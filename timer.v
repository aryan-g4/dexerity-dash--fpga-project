==> flow/design.v <==
module timer(CLOCK_50, KEY, HEX0, HEX1, LEDR);
	input CLOCK_50;
	input [1:0] KEY;
	output [6:0] HEX0;
	output [6:0] HEX1;
	output [0:0] LEDR;
	wire [9:0] max_time;
	wire timer_done;
	wire [9:0] timer_value;
	wire [7:0] dec;
	assign max_time = 10'd60;
	assign LEDR[0] = timer_done;
	timerb T0(CLOCK_50, KEY[0], KEY[1], max_time, timer_done, timer_value);
	hex_to_dec HD0(timer_value[7:0], dec);
	hex_decoder H0(dec[3:0], HEX0); 
	hex_decoder H1(dec[7:4], HEX1);
endmodule
module timerb(clk, resetn, manual_resetn, max_time, timer_done, timer_value);  
	input clk;
	input resetn;
	input manual_resetn;  
	input [9:0] max_time;
	output timer_done;  
	output reg [9:0] timer_value;  
	wire enable;
	RateDivider R0(clk, resetn && ~timer_done, enable);
	always@(posedge clk)
	begin
		if(!resetn || !manual_resetn)
			timer_value <= max_time;
		else if(enable)
			timer_value <= timer_value - 1'b1;	
	end
	assign timer_done = (timer_value == 10'b0) ? 1'b1 : 1'b0;
endmodule
module RateDivider
#(parameter CLOCK_FREQUENCY = 50000000) (
	input ClockIn,
	input resetn,
	output Enable
);
	reg [27:0] q;	 
	wire [27:0] q_max;
	assign q_max = CLOCK_FREQUENCY;
	always@(posedge ClockIn)
	begin
		if (!resetn)  
			q <= q_max;
		else
			if (q == 28'b0)
				q <= q_max;
			else
				q <= q - 1;
	end
	assign Enable = (q == 28'b0) ? 1'b1 : 1'b0;  
endmodule
module hex_decoder(d, hex);  
	input wire [3:0] d;
	output reg [6:0] hex;
	always@(*)
	begin
		case(d)
			4'b0000: hex = 7'b1000000;  
			4'b0001: hex = 7'b1111001;  
			4'b0010: hex = 7'b0100100;  
			4'b0011: hex = 7'b0110000;  
			4'b0100: hex = 7'b0011001;  
			4'b0101: hex = 7'b0010010;  
			4'b0110: hex = 7'b0000010;  
			4'b0111: hex = 7'b1111000;  
			4'b1000: hex = 7'b0000000;  
			4'b1001: hex = 7'b0011000;  
			4'b1010: hex = 7'b0001000;  
			4'b1011: hex = 7'b0000011;  
			4'b1100: hex = 7'b1000110;  
			4'b1101: hex = 7'b0100001;  
			4'b1110: hex = 7'b0000110;  
			4'b1111: hex = 7'b0001110;  
		endcase
	end
endmodule
module hex_to_dec(hex, dec);
	input [7:0] hex;
	output reg [7:0] dec;
	reg [3:0] dummy;
	always@(*)
	begin
		if(hex < 10)
		begin
			dec <= hex;
		end
		else if(hex < 20)
		begin
			dec <= hex - 8'd10;
			dec[7:4] <= 4'b0001;
		end
		else if(hex < 30)
		begin
			dec <= hex - 8'd20;
			dec[7:4] <= 4'b0010;
		end
		else if(hex < 40)
		begin
			dec <= hex - 8'd30;
			dec[7:4] <= 4'b0011;
		end
		else if(hex < 50)
		begin
			dec <= hex - 8'd40;
			dec[7:4] <= 4'b0100;
		end
		else if(hex < 60)
		begin
			dec <= hex - 8'd50;
			dec[7:4] <= 4'b0101;
		end
		else
		begin
			dec <= 8'd0;
		end
	end
endmodule
**Step by step through the tools: timer**

What the tools print for timer, step after step.
Line numbers count from 1 in the design file above.
Library cell names are shortened.
Not given: -

- Top: timer
- Clock: CLOCK_50
- Standard-cell library: sky130hd
- Timing corner: tt_025C_1v80

**After elaboration**

Counts by Yosys on the flattened word-level netlist (proc, flatten, opt, wreduce; memories kept). Register bits leave out memories and registers merged into their read ports (data or address); mux counts leave out enables and synchronous resets folded into registers. Print and check cells are left out. Cells with the same type and inputs are merged into one.
Yosys's memory passes give these memory sizes; they may raise the number of words (mostly to a power of two), join words into wider ones and drop unused or constant bits.

- Memories: 2
- Register bits after elaboration: 38
- Memory bits (read-only): 224
- Elaborated cells: 40

Memories:

| name | words | width | read ports | write ports | RTL line | source |
|---|---|---|---|---|---|---|
| (name not given) | 16 | 7 | 1 | 0 | 62 | `case(d)` |
| (name not given) | 16 | 7 | 1 | 0 | 62 |  |

- $lt $le $gt $ge: 6
- Bitwise logic cells: 2
- Add/sub/neg operators: 7
- Multiplexer cells: 14
- Reduce/logical cells: 7

Operator list:

| operator | count |
|---|---|
| 2-to-1 mux 4 bit | 11 |
| subtractor 28 x 1 -> 28 bit with constant B | 1 |
| logical NOT 28 bit | 1 |
| < comparator 8 x 6 -> 1 bit with constant B | 3 |
| < comparator 8 x 5 -> 1 bit with constant B | 2 |
| subtractor 4 bit with constant B | 3 |
| subtractor 10 x 1 -> 10 bit with constant B | 1 |
| logical NOT 10 bit | 1 |
| < comparator 8 x 4 -> 1 bit with constant B | 1 |
| subtractor 4 x 2 -> 4 bit with constant B | 1 |
| subtractor 4 x 3 -> 4 bit with constant B | 1 |
| 2-to-1 mux 3 bit | 1 |
| NOT 1 bit | 2 |
| logical NOT 1 bit | 2 |
| OR reduction 2 bit | 1 |
| 2-to-1 mux 1 bit | 2 |
| logical AND 1 bit | 1 |
| logical OR 1 bit | 1 |

**Depth**

Depth = most cells in a row (Yosys ltp): at word level without a register or memory, in the mapped netlist without a sequential cell, where the memories' decode and read muxes count.

- Word-level depth: 7
- ABC_AREA: 0
- Depth in mapped cells: 13

**Netlist**

Yosys stat after the flow's synthesis: flattened, memories mapped to cells. It holds for the ABC_AREA given above (unset counts as 0); a run with the other value may have another netlist.
Totals and module areas in this step are rounded.

Cell types:

| type | count | area in all (sq um) |
|---|---|---|
| dfxtp_1 | 38 | 760.73 |
| ha_1 | 21 | 262.752 |
| xnor2_1 | 22 | 192.685 |
| nor2_1 | 38 | 142.637 |
| nand2_1 | 36 | 135.13 |
| xor2_1 | 9 | 78.826 |
| nand3_1 | 14 | 70.067 |
| inv_1 | 16 | 60.058 |
| nor3_1 | 11 | 55.053 |
| o21ai_0 | 11 | 55.053 |
| a21oi_1 | 10 | 50.048 |
| or3_1 | 7 | 43.792 |
| or4_1 | 5 | 37.536 |
| mux2_2 | 3 | 33.782 |
| a211oi_1 | 4 | 30.029 |
| clkbuf_1 | 8 | 30.029 |
| o31ai_1 | 4 | 30.029 |
| nor4_1 | 4 | 25.024 |

Other cell types: 25; their cells: 40.

- Sequential area: 760.7 sq um
- Mapped cells: 301
- Cell area after synthesis: 2,396 sq um
- Flip-flop cells: 38

The figures by module come from a second, unflattened synthesis with its own total; it is not the netlist above.

- Cells (unflattened synthesis): 345
- Area (unflattened synthesis): 2,942 sq um

Rows give one instance, submodules left out.

Modules:

| module | area (sq um) | cells | times used | sequential area (sq um) |
|---|---|---|---|---|
| RateDivider | 1,339 | 149 | 1 | 560.5 |
| timerb | 583.1 | 58 | 1 | 300.3 |
| hex_decoder | 267.8 | 35 | 2 | 0.0 |
| hex_to_dec | 476.7 | 66 | 1 | 0.0 |
| timer | 7.5 | 2 | 1 | 0.0 |

**Timing after synthesis**

Path of least setup slack by OpenSTA after synthesis, without wires, with an ideal clock, recovery checks aside; 20% of the period is set as input and as output delay. Where synthesis merged equal registers, the netlist keeps one of their names.

- Path type: reg-to-output
- Start point: reg T0.timer_value[3]
- End point: out HEX0[3]
- Setup slack: -0.174 ns
- Path buffers: 1
- Delay of the path: 3.150 ns
- Period: 3.72 ns
- External output delay: 0.744 ns
- Stages: 14
- Arrival time: 3.150 ns
- Synthesis period reached: 3.894 ns

"delay of the path" = arrival - input delay + setup time.
At an output port there is no setup time.
"stages": output pins that drive a net of the path, with the launching flip-flop's if there is one; two outputs of one cell count as two.
"synthesis period reached" is the clock period less the worst setup slack; recovery checks do not enter. This is arithmetic on one report: input and output delays are still those of the set period (20% each).
The rows between start and end are the longest chain of elaborated cells between them; the timing report does not say that the signal goes this way. Where chains are equally long, one stands for them.
A line is the first line of the expression or statement that the cell stems from. Yosys adds cells for indexed reads and writes and turns some case tables into memories.
A memory read counts as a cell of the chain, while the word-level depth stops at memories.

- Cells stage by stage: dfxtp_1 clkbuf_1 inv_1 ha_1 a21boi_0 or3_1 nand2_1 and3_1 o21ai_0 inv_1 ha_1 nor2_1 a211oi_1 a221oi_1
- Length of the longest elaborated chain: 8
- Elaborated cells between the ends (all ways): 18
- RTL lines with such cells: 12

RTL lines, path post-synthesis:

| element | RTL line | source |
|---|---|---|
| from (decl) | 24 | `output reg [9:0] timer_value;` |
| from (assign) | 30 | `timer_value <= max_time;` |
| from (assign) | 32 | `timer_value <= timer_value - 1'b1;` |
| < comparator 8 x 6 -> 1 bit | 112 | `else if(hex < 60)` |
| 2-to-1 mux 4 bit | 112 |  |
| 2-to-1 mux 4 bit | 107 | `else if(hex < 50)` |
| 2-to-1 mux 4 bit | 102 | `else if(hex < 40)` |
| 2-to-1 mux 4 bit | 97 | `else if(hex < 30)` |
| 2-to-1 mux 4 bit | 92 | `else if(hex < 20)` |
| 2-to-1 mux 4 bit | 88 | `if(hex < 10)` |
| memory read (16 x 7 bit) | 62 | `case(d)` |
| to (decl) | 4 | `output [6:0] HEX0;` |

**Path in the finished layout**

Path of least setup slack in the final report of entry A (OpenROAD, finished layout, wires in). Where an end is a register, its clock arrival counts in the times.

- Path type: reg-to-output
- Start point: reg T0.timer_value[2]
- End point: out HEX0[6]
- Stages: 11
- Setup slack: -0.67 ns
- External output delay: 0.51 ns
- Arrival time: 2.70 ns
- Path buffers: 1
- Period: 2.54 ns

The rows between start and end are the longest chain of elaborated cells between them; the timing report does not say that the signal goes this way. Where chains are equally long, one stands for them.
A memory read counts as a cell of the chain, while the word-level depth stops at memories.

- Cells stage by stage: dfxtp_2 inv_6 ha_1 a211oi_2 or3_1 a211oi_1 a211o_1 inv_2 mux2_2 a22o_1 buf_2
- Length of the longest elaborated chain: 8
- Elaborated cells between the ends (all ways): 18
- RTL lines with such cells: 12

RTL lines, path after layout:

| element | RTL line | source |
|---|---|---|
| from (decl) | 24 | `output reg [9:0] timer_value;` |
| from (assign) | 30 | `timer_value <= max_time;` |
| from (assign) | 32 | `timer_value <= timer_value - 1'b1;` |
| < comparator 8 x 6 -> 1 bit | 112 | `else if(hex < 60)` |
| 2-to-1 mux 4 bit | 112 |  |
| 2-to-1 mux 4 bit | 107 | `else if(hex < 50)` |
| 2-to-1 mux 4 bit | 102 | `else if(hex < 40)` |
| 2-to-1 mux 4 bit | 97 | `else if(hex < 30)` |
| 2-to-1 mux 4 bit | 92 | `else if(hex < 20)` |
| 2-to-1 mux 4 bit | 88 | `if(hex < 10)` |
| memory read (16 x 7 bit) | 62 | `case(d)` |
| to (decl) | 4 | `output [6:0] HEX0;` |

FLOW RESULTS
============

Stored flow runs of timer (2 of them; Yosys, OpenROAD, sky130hd). They differ in their settings and are not a sequence. Constraints: input delay and output delay 20% of the set period each, output load 0.01 pF.
"critical setup path time": the worst setup path's part of the clock period (all of it between registers, 20% less for each end at a port) less its slack. A launch clock that arrives late makes it longer, a capture clock that arrives late makes it shorter.
Measured values are rounded.

### Entry A

Settings: `period_ns=2.54`, `CORE_UTILIZATION=16`, `PLACE_DENSITY=0.48`, `HOLD_SLACK_MARGIN=0.05`, `CELL_PAD_IN_SITES_DETAIL_PLACEMENT=2`, `GPL_TIMING_DRIVEN=0`, `CAP_MARGIN=25`, `MAX_ROUTING_LAYER=met5`, `CORE_MARGIN=2`, `SLEW_MARGIN=20`

- Area inside the die boundary: 15,970 sq um
- Setup slack of the worst path: -0.671 ns
- Synthesized cell area: 2,396 sq um
- Standard-cell area after layout: 3,905 sq um
- Lowest hold slack: 0.498 ns
- Critical setup path time: 2.70 ns
- Type of the worst setup path: reg-to-output
- Post-route setup TNS: -12.12 ns
- Utilization: 0.268

### Entry B

Settings: `period_ns=3.4`, `CORE_UTILIZATION=30`, `SETUP_SLACK_MARGIN=0.37`, `CORE_ASPECT_RATIO=1.05`, `CELL_PAD_IN_SITES_GLOBAL_PLACEMENT=0`, `CELL_PAD_IN_SITES_DETAIL_PLACEMENT=0`, `TNS_END_PERCENT=100`, `CTS_CLUSTER_SIZE=34`, `CAP_MARGIN=5`, `SLEW_MARGIN=30`, `MIN_ROUTING_LAYER=met1`, `MAX_ROUTING_LAYER=met5`, `CORE_MARGIN=2`

- Lowest hold slack: 0.476 ns
- Critical setup path time: 2.57 ns
- Type of the worst setup path: reg-to-output
- Synthesized cell area: 2,396 sq um
- Utilization: 0.426
- Area inside the die boundary: 8,718 sq um
- Standard-cell area after layout: 3,306 sq um
- Setup slack of the worst path: 0.154 ns
- Post-route setup TNS: 0.000 ns
